==> flow/design.v <==
`timescale 1ns / 1ps
module write_operation#(parameter SIZE = 4)(   
    input      [SIZE  :0]  rq2_wptr,       
    input                  winc,
    input                  wclk,
    input                  wrst_n,
    output reg             wfull,                 
    output     [SIZE-1:0]  waddr,     
    output reg [SIZE  :0]  wptr    
    );
    reg  [SIZE:0] wbin;            
    wire [SIZE:0] wbin_next;      
    wire [SIZE:0] wgray_next;     
    wire          wfull_next;
    assign wbin_next  = wbin + (winc & ~wfull);
      always @(posedge wclk or negedge wrst_n) begin
                if (!wrst_n) begin
                    wbin  <= 0;     
                end
                else begin
                    wbin  <= wbin_next;    
                end
      end
    assign waddr = wbin[SIZE-1:0];       
    assign wgray_next = (wbin_next >> 1) ^ wbin_next;
       always @(posedge wclk or negedge wrst_n) begin
                if (!wrst_n) begin
                    wptr  <= 0;    
                end
                else begin
                    wptr  <= wgray_next;   
                end
       end
   assign wfull_next = (rq2_wptr == {!wgray_next[SIZE:SIZE-1],wgray_next[SIZE-2:0]});
      always @(posedge wclk or negedge wrst_n) begin
            if (!wrst_n)
                wfull <= 1'b0;    
            else
                wfull <= wfull_next;   
      end
endmodule
# Step by step through the tools: write_operation
# The steps from the RTL of write_operation to its reports follow in flow order.
# Line numbers count from 1 in the design file above.
# Operators carry their Yosys type and port widths (W data, S select, Z words).
# Cell names lack the library's common part.
# The mark -- stands for no value.
# inputs
top_module,write_operation
clock,wclk
library,sky130hd
lib_corner,tt_025C_1v80

# Word level
# Yosys after proc, flatten, opt, wreduce and memory -nomap, before mapping. Enables and synchronous resets that opt folds into registers are not counted as muxes. Memory bits, and registers merged into a memory's read port (data or address), are not among the register bits. Print and check cells are not counted. Equal cells are merged and count once.
# op_classes
addsub,1
eq_ne,1
logic,3
reduce_logical,1
# op_table
op,n
$and A1 B5 Y5,1
$not A1 Y5,1
$xor A4 B5 Y5,1
$eq A5 B4 Y1,1
$add A5 B5 Y5,1
$logic_not A2 Y1,1
# bits
ff_bits,11
input_bits,8
output_inout_bits,10
wordCells,9

# Longest topological paths
# Depth = most cells in a row (Yosys ltp): at word level without a register or memory, in the mapped netlist without a sequential cell, where the memories' decode and read muxes count.
# depth
word_depth,6
ABC_AREA,0
depth_mapped,9
ltp_nobuf,9

# Netlist
# Source: synth_stat.txt of the flow (Yosys; design flattened, memories mapped). It holds for the ABC_AREA given above (unset counts as 0); a run with the other value may have another netlist.
# Totals and module areas in this step are rounded.
# types
cell,n,area_total_um2
dfrtp_1,10,250.24
xor2_1,6,52.55
ha_1,3,37.536
xnor2_1,3,26.275
xor3_1,1,23.773
xnor3_1,1,22.522
nand3_1,2,10.01
and4_1,1,8.758
a21boi_1,1,7.507
inv_1,2,7.507
nor2b_1,1,6.256
nor2_1,1,3.754
# synth_totals
cells,32
yosys_area_mm2,0.000457
seqArea_mm2,0.00025
flip_flops,10
buffers,0

# Timing after synthesis
# Path of least setup slack by OpenSTA after synthesis, without wires, with an ideal clock, recovery checks aside; 20% of the period is set as input and as output delay. Where synthesis merged equal registers, the netlist keeps one of their names.
# synth_path
path_kind,input port to flip-flop
startpoint,input winc
endpoint,register wfull
clock_period_ns,3.27
input_delay_ns,0.654
setup_time_ns,0.120
t_first_pin_ns,0.654
arrival_ns,1.970
t_required_ns,3.150
slack_ns,1.179
path_delay_ns,1.436
driving_pins,6
n_path_buf,0
period_less_setup_slack_ns,2.091
# "path_delay_ns" = arrival - input delay + setup time.
# "driving_pins" counts driving pins, that of a launching flip-flop among them; a cell with two outputs on the path counts twice.
# "period_less_setup_slack_ns" is the clock period less the worst setup slack; recovery checks do not enter. This is arithmetic on one report: input and output delays are still those of the set period (20% each).
# The rows between start and end are the longest chain of elaborated cells between them; the timing report does not say that the signal goes this way. Where chains are equally long, one stands for them.
# A line is the first line of the expression or statement that the cell stems from. Yosys adds cells for indexed reads and writes and turns some case tables into memories.
# synth_via
cell_sequence,nor2b_1 > ha_1 > ha_1 > xnor2_1 > xor3_1 > and4_1
elab_chain_cells,5
cells_between,5
cone_lines,3
classes_between,1 x add/sub; 1 x eq/ne; 2 x logic; 1 x reduce/logical
# synth_lines
element,line,rtl
start: declaration,4,"input                  winc,"
$and A1 B5 Y5,15,assign wbin_next  = wbin + (winc & ~wfull);
$add A5 B5 Y5,15,
$xor A4 B5 Y5,25,assign wgray_next = (wbin_next >> 1) ^ wbin_next;
$logic_not A2 Y1,34,"assign wfull_next = (rq2_wptr == {!wgray_next[SIZE:SIZE-1],wgray_next[SIZE-2:0]});"
$eq A5 B4 Y1,34,
end: assignment,37,wfull <= 1'b0;
end: assignment,39,wfull <= wfull_next;
end: declaration,7,"output reg             wfull,"

# Path in the finished layout
# Path of least setup slack in the final report of run A (OpenROAD, finished layout, wires in). Where an end is a register, its clock arrival counts in the times.
# layout_path
path_kind,input port to flip-flop
startpoint,input winc
endpoint,register wfull
clock_period_ns,3.55
input_delay_ns,0.71
setup_time_ns,0.11
t_first_pin_ns,0.71
arrival_ns,2.60
t_required_ns,3.70
slack_ns,1.10
driving_pins,10
n_path_buf,1
# The rows between start and end are the longest chain of elaborated cells between them; the timing report does not say that the signal goes this way. Where chains are equally long, one stands for them.
# layout_via
cell_sequence,clkdlybuf4s50_1 > nor2b_1 > ha_1 > ha_1 > nand3_1 > xor2_1 > ha_1 > xor2_1 > nor2_1 > and4_1
elab_chain_cells,5
cells_between,5
cone_lines,3
classes_between,1 x add/sub; 1 x eq/ne; 2 x logic; 1 x reduce/logical
# layout_lines
element,line,rtl
start: declaration,4,"input                  winc,"
$and A1 B5 Y5,15,assign wbin_next  = wbin + (winc & ~wfull);
$add A5 B5 Y5,15,
$xor A4 B5 Y5,25,assign wgray_next = (wbin_next >> 1) ^ wbin_next;
$logic_not A2 Y1,34,"assign wfull_next = (rq2_wptr == {!wgray_next[SIZE:SIZE-1],wgray_next[SIZE-2:0]});"
$eq A5 B4 Y1,34,
end: assignment,37,wfull <= 1'b0;
end: assignment,39,wfull <= wfull_next;
end: declaration,7,"output reg             wfull,"

write_operation through Yosys and OpenROAD on sky130hd: 2 stored runs, unordered, with their settings and measured results. The constraints put input and output delay at 20% of the set period each and load the outputs with 0.01 pF.
"timing.achieved_period_ns" means the clock period less the worst setup slack. The figure is calculated, with input and output delays left at 20% of the set period.
By "critical_path_time_ns" is meant the share of the clock period that the worst setup path is allowed (20% is reserved at inputs, 20% at outputs), minus its slack. Clock arrival times at its registers enter into it.
"power_total_mw" rests on the timing tool's default activity at the inputs, not on a simulated workload.
The results are shown rounded.

Run A, flow files:
==> flow/run.sh <==
#!/bin/bash
# the make line also repeats the synthesis and layout settings of config.mk as NAME=value (left out here)
make -C /OpenROAD-flow-scripts/flow DESIGN_CONFIG=/design/flow/config.mk WORK_HOME=/design/flow/orfs CLKGATE_MAP_FILE= finish
==> flow/config.mk <==
export PLATFORM = sky130hd
export DESIGN_NAME = write_operation
export DESIGN_NICKNAME = write_operation
export VERILOG_FILES = /design/flow/design.v
export SDC_FILE = /design/flow/constraint.sdc
export NUM_CORES = 4
export LEC_CHECK = 0
export CAP_MARGIN = 20
export CORE_MARGIN = 2
export CORE_UTILIZATION = 40
export SLEW_MARGIN = 20
==> flow/constraint.sdc <==
create_clock -name core_clock -period 3.55 [get_ports {wclk}]
set_input_delay 0.7100 -clock core_clock [delete_from_list [all_inputs] [get_ports {wclk}]]
set_output_delay 0.7100 -clock core_clock [all_outputs]
set_load 0.01 [all_outputs]

==> results of run A, as CSV <==
result,value
holdWs_ns,0.546
setupTns_ns,0.000
setup_worst_slack_ns,1.10
finish.utilization_pct,61.7
final_stdcell_area_mm2,0.000667
power_total_mw,0.684
die_footprint_mm2,0.00143
critical_path_time_ns,1.74
worst_path_kind,"input port to flip-flop"
synth_chip_area_mm2,0.000457
timing.achieved_period_ns,2.452

Run B, flow files:
==> flow/run.sh <==
#!/bin/bash
# the make line also repeats the synthesis and layout settings of config.mk as NAME=value (left out here)
make -C /OpenROAD-flow-scripts/flow DESIGN_CONFIG=/design/flow/config.mk WORK_HOME=/design/flow/orfs CLKGATE_MAP_FILE= finish
==> flow/config.mk <==
export PLATFORM = sky130hd
export DESIGN_NAME = write_operation
export DESIGN_NICKNAME = write_operation
export VERILOG_FILES = /design/flow/design.v
export SDC_FILE = /design/flow/constraint.sdc
export NUM_CORES = 4
export LEC_CHECK = 0
export CAP_MARGIN = 5
export CELL_PAD_IN_SITES_DETAIL_PLACEMENT = 2
export CORE_MARGIN = 4
export CORE_UTILIZATION = 33
export CTS_CLUSTER_DIAMETER = 393
export GPL_TIMING_DRIVEN = 1
export MAX_ROUTING_LAYER = met4
export PLACE_DENSITY_LB_ADDON = 0.21
export SETUP_SLACK_MARGIN = 0.22
export SLEW_MARGIN = 0
==> flow/constraint.sdc <==
create_clock -name core_clock -period 2.59 [get_ports {wclk}]
set_input_delay 0.5180 -clock core_clock [delete_from_list [all_inputs] [get_ports {wclk}]]
set_output_delay 0.5180 -clock core_clock [all_outputs]
set_load 0.01 [all_outputs]

==> results of run B, as CSV <==
result,value
holdWs_ns,0.557
setupTns_ns,0.000
setup_worst_slack_ns,0.391
finish.utilization_pct,53.7
final_stdcell_area_mm2,0.000698
power_total_mw,1.01
die_footprint_mm2,0.00204
critical_path_time_ns,1.68
worst_path_kind,"input port to flip-flop"
synth_chip_area_mm2,0.000457
timing.achieved_period_ns,2.199
