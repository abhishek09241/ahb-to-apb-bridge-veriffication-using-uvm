==> flow/design.v <==
`timescale 1ns / 1ps
module APB_MASTER(
                    input  Presetn,            
                    input  Pclk,               
                    input [32:0] addr_temp,   
                    input [31:0] data_temp,   
                    input [31:0] Prdata,      
                    input transfer,           
                    input Pready,             
                    output reg Psel,               
                    output reg [31:0] Paddr,       
                    output reg [31:0] Pdata,       
                    output reg [31:0] rdata_temp,  
                    output reg Pwrite,             
                    output reg Penable             
                    );
reg [1:0] present_state, next_state;
parameter IDLE   = 2'b01;
parameter SETUP  = 2'b10;
parameter ENABLE = 2'b11;
always @(posedge Pclk or negedge Presetn) begin
  if (!Presetn)
    present_state <= IDLE;   
  else
    present_state <= next_state;
end
always @(*) begin
  case (present_state)
    IDLE: begin
      if (transfer)
        next_state = SETUP;  
      else
        next_state = IDLE;
end
    SETUP: begin
    if (Pready)
      next_state = ENABLE;  
    else 
      next_state = SETUP;
    end
    ENABLE: begin
      if (Pready) begin
        if (transfer)
          next_state = SETUP;  
        else
          next_state = IDLE;   
        end else begin
          next_state = ENABLE;    
        end
      end
    default: next_state = IDLE;     
  endcase
end
always @(posedge Pclk or negedge Presetn) begin
  if (!Presetn) begin
    Psel       <= 1'b0;
    Penable    <= 1'b0;
    Paddr      <= 32'b0;
    Pdata      <= 32'b0;
    rdata_temp <= 32'b0;
    Pwrite     <= 1'b0;
  end else begin
    case (present_state)
      IDLE: begin
        Psel    <= 1'b0;    
        Penable <= 1'b0;    
      end
      SETUP: begin
        Psel    <= 1'b1;               
        Penable <= 1'b0;               
        Paddr   <= addr_temp[31:0];    
        Pwrite  <= addr_temp[32];      
      end
      ENABLE: begin
        Penable <= 1'b1;               
        if (Pready) begin
          if (Pwrite) begin
            Pdata      <= data_temp;   
            rdata_temp <= 32'b0;       
          end else begin
            rdata_temp <= Prdata;      
            Pdata      <= 32'b0;       
          end
        end
      end
    endcase
  end
end
endmodule
* From RTL to reports: APB_MASTER
What the tools print for APB_MASTER, step after step. Line numbers count from 1 in the design file above. Operators carry their Yosys type and port widths (W data, S select, Z words). Cell names lack the library's common part. The mark -- stands for no value.
Design: top APB_MASTER, clock port Pclk, cell library sky130hd, corner tt_025C_1v80

* After elaboration
Source: Yosys, flattened and elaborated, memories not mapped. Widths are those after wreduce. Registers that Yosys merges into a memory's read port (data or address) are not register bits. Print and check cells do not count.
Storage and ports: register bits 101, output and inout bits 99, elaborated cells 22
Operators by class: equality and inequality tests 3, reduce/logical cells 4, mux-type cells 8
Operator list (count):
- $mux W32 | 2
- $pmux W2 S3 | 1
- $eq A2 B2 Y1 const B | 2
- $reduce_bool A2 Y1 | 2
- $pmux W1 S2 | 2
- $mux W2 | 2
- $eq A2 B1 Y1 const B | 1
- $reduce_and A2 Y1 | 1
- $reduce_or A2 Y1 | 1
- $mux W1 | 1

* Depth
Yosys ltp: most cells in a row. Word level: on the elaborated netlist, between registers, memories and ports. Mapped: between sequential cells and ports; inverters and the memories' decode and read muxes count.
Logic depth: depth in word-level cells 3, ABC_AREA 0, depth in mapped cells 4, mapped depth without buffers 2

* Synthesis result
The flow's flattened synthesis, as Yosys stat reports it; memories are mapped. The netlist is that of the ABC_AREA named above (0 if unset); the other value can give another one.
Mapped netlist: standard cells after synthesis 369, buffer cells 32, flip-flops 102, cell area after synthesis 0.0046582 mm²
Cells by type (count):
- dfrtp_1 | 101
- o21ai_2 | 60
- mux2_4 | 27
- nand4b_1 | 32
- inv_1 | 67
- nand4_1 | 32
- buf_12 | 7
- mux2_1 | 6
- buf_6 | 5
- buf_2 | 10
- buf_4 | 5
- dfstp_2 | 1
- o21ai_1 | 4
- clkbuf_1 | 5
- mux2_2 | 1
- a31o_1 | 1
- and2_4 | 1
- a21o_1 | 1
Not listed: further types 3, cells in them 3.

* Worst setup path after synthesis
Source: OpenSTA report_checks on the synthesized netlist (no wires, ideal clock, input and output delay 20% of the period each), path of least setup slack; recovery checks are left aside. Register names are those of the netlist, which keeps one name where synthesis merged equal registers.
Path post-synthesis: path type flip-flop to flip-flop, start point register Pwrite, end point register rdata_temp[10], launch time at the first pin 0.000 ns, library setup time 0.120 ns, data arrival time 0.930 ns, period 1.3 ns, path delay 1.050 ns, data required time 1.180 ns, stages 5, buffers on the path 2, slack 0.250 ns, synthesis period reached 1.05 ns
"path delay" is the arrival time less input delay plus setup time. "stages": output pins that drive a net of the path, with the launching flip-flop's if there is one; two outputs of one cell count as two. "synthesis period reached" is the clock period less the worst setup slack; recovery checks do not enter. This is arithmetic on one report: input and output delays are still those of the set period (20% each). The rows between start and end are the longest chain of elaborated cells between them; the timing report does not say that the signal goes this way. Where chains are equally long, one stands for them. A line is the first line of the expression or statement that the cell stems from. Yosys adds cells for indexed reads and writes and turns some case tables into memories. A register here has more assigning lines than the two given.
On the way, post-synthesis: cell sequence dfrtp_1 > buf_2 > clkbuf_1 > nand4b_1 > o21ai_2, length of the longest elaborated chain 1
Ends and longest elaborated chain, post-synthesis:
- start, declared | RTL line 14 | output reg Pwrite,
- start, assigned | RTL line 61 | Pwrite     <= 1'b0;
- start, assigned | RTL line 72 | Pwrite  <= addr_temp[32];
- $mux W32 | RTL line 77 | if (Pwrite) begin
- end, assigned | RTL line 79 | rdata_temp <= 32'b0;
- end, assigned | RTL line 81 | rdata_temp <= Prdata;
- end, declared | RTL line 13 | output reg [31:0] rdata_temp,

* Path in the finished layout
From the final timing report of flow run B: the path of least setup slack in the routed layout; clock arrival at registers is part of the times.
Path after layout: path type flip-flop to output port, start point register Pwrite, end point output Pwrite, launch time at the first pin 0.33 ns, buffers on the path 1, data arrival time 0.89 ns, data required time 0.78 ns, stages 2, output delay 0.20 ns, period 0.979 ns, slack -0.11 ns
On the way, after layout: cell sequence dfrtp_2 > buf_6, length of the longest elaborated chain 0
Ends and longest elaborated chain, after layout:
- start, declared | RTL line 14 | output reg Pwrite,
- start, assigned | RTL line 61 | Pwrite     <= 1'b0;
- start, assigned | RTL line 72 | Pwrite  <= addr_temp[32];
- end, declared | RTL line 14

Hand-over note for APB_MASTER

Module APB_MASTER, platform sky130hd: 2 stored runs of the flow (Yosys, OpenROAD) with differing settings, in no particular order. Input and output delays are each 20% of the period that was set; the output load is 0.01 pF.
"period reached" means the clock period less the worst setup slack. The figure is calculated, with input and output delays left at 20% of the set period.
"time on the worst setup path" = time allowed to the worst setup path (clock period - input delay - output delay, where it has them) - its slack; a late launch clock adds to it, a late capture clock takes from it.
By "total power of the final layout" is meant OpenSTA's value without simulated activity: inputs other than the clock are taken to toggle once in ten clock periods, and the tool carries that through the logic.

* Flow run A | settings: period_ns 1.04; CORE_UTILIZATION 56; SETUP_SLACK_MARGIN 0.09; CORE_ASPECT_RATIO 0.87; CORE_MARGIN 4; CELL_PAD_IN_SITES_DETAIL_PLACEMENT 2; TNS_END_PERCENT 75; ABC_AREA 1; GPL_ROUTABILITY_DRIVEN 1; CTS_CLUSTER_SIZE 18; CTS_CLUSTER_DIAMETER 339; CAP_MARGIN 0; SLEW_MARGIN 20 | stopped before the end: placement reported a tool error
* Flow run B | settings: period_ns 0.979; CORE_UTILIZATION 27; SETUP_SLACK_MARGIN 0.09; CORE_ASPECT_RATIO 1.15; CELL_PAD_IN_SITES_DETAIL_PLACEMENT 0; CTS_CLUSTER_SIZE 16; CTS_CLUSTER_DIAMETER 317; MAX_ROUTING_LAYER met4; CAP_MARGIN 20; CORE_MARGIN 2; SLEW_MARGIN 20 | results: area of the synthesized netlist 0.0046582 mm²; overall die area 0.018322 mm²; standard-cell area of the final layout 0.0074797 mm²; utilization of the finished layout 44.2%; lowest setup slack -0.111 ns; post-route setup TNS -14.876 ns; post-route worst hold slack 0.244 ns; total power of the final layout 21714 uW; period reached 1.090 ns; time on the worst setup path 0.89 ns; worst setup path type flip-flop to output port

End of note.
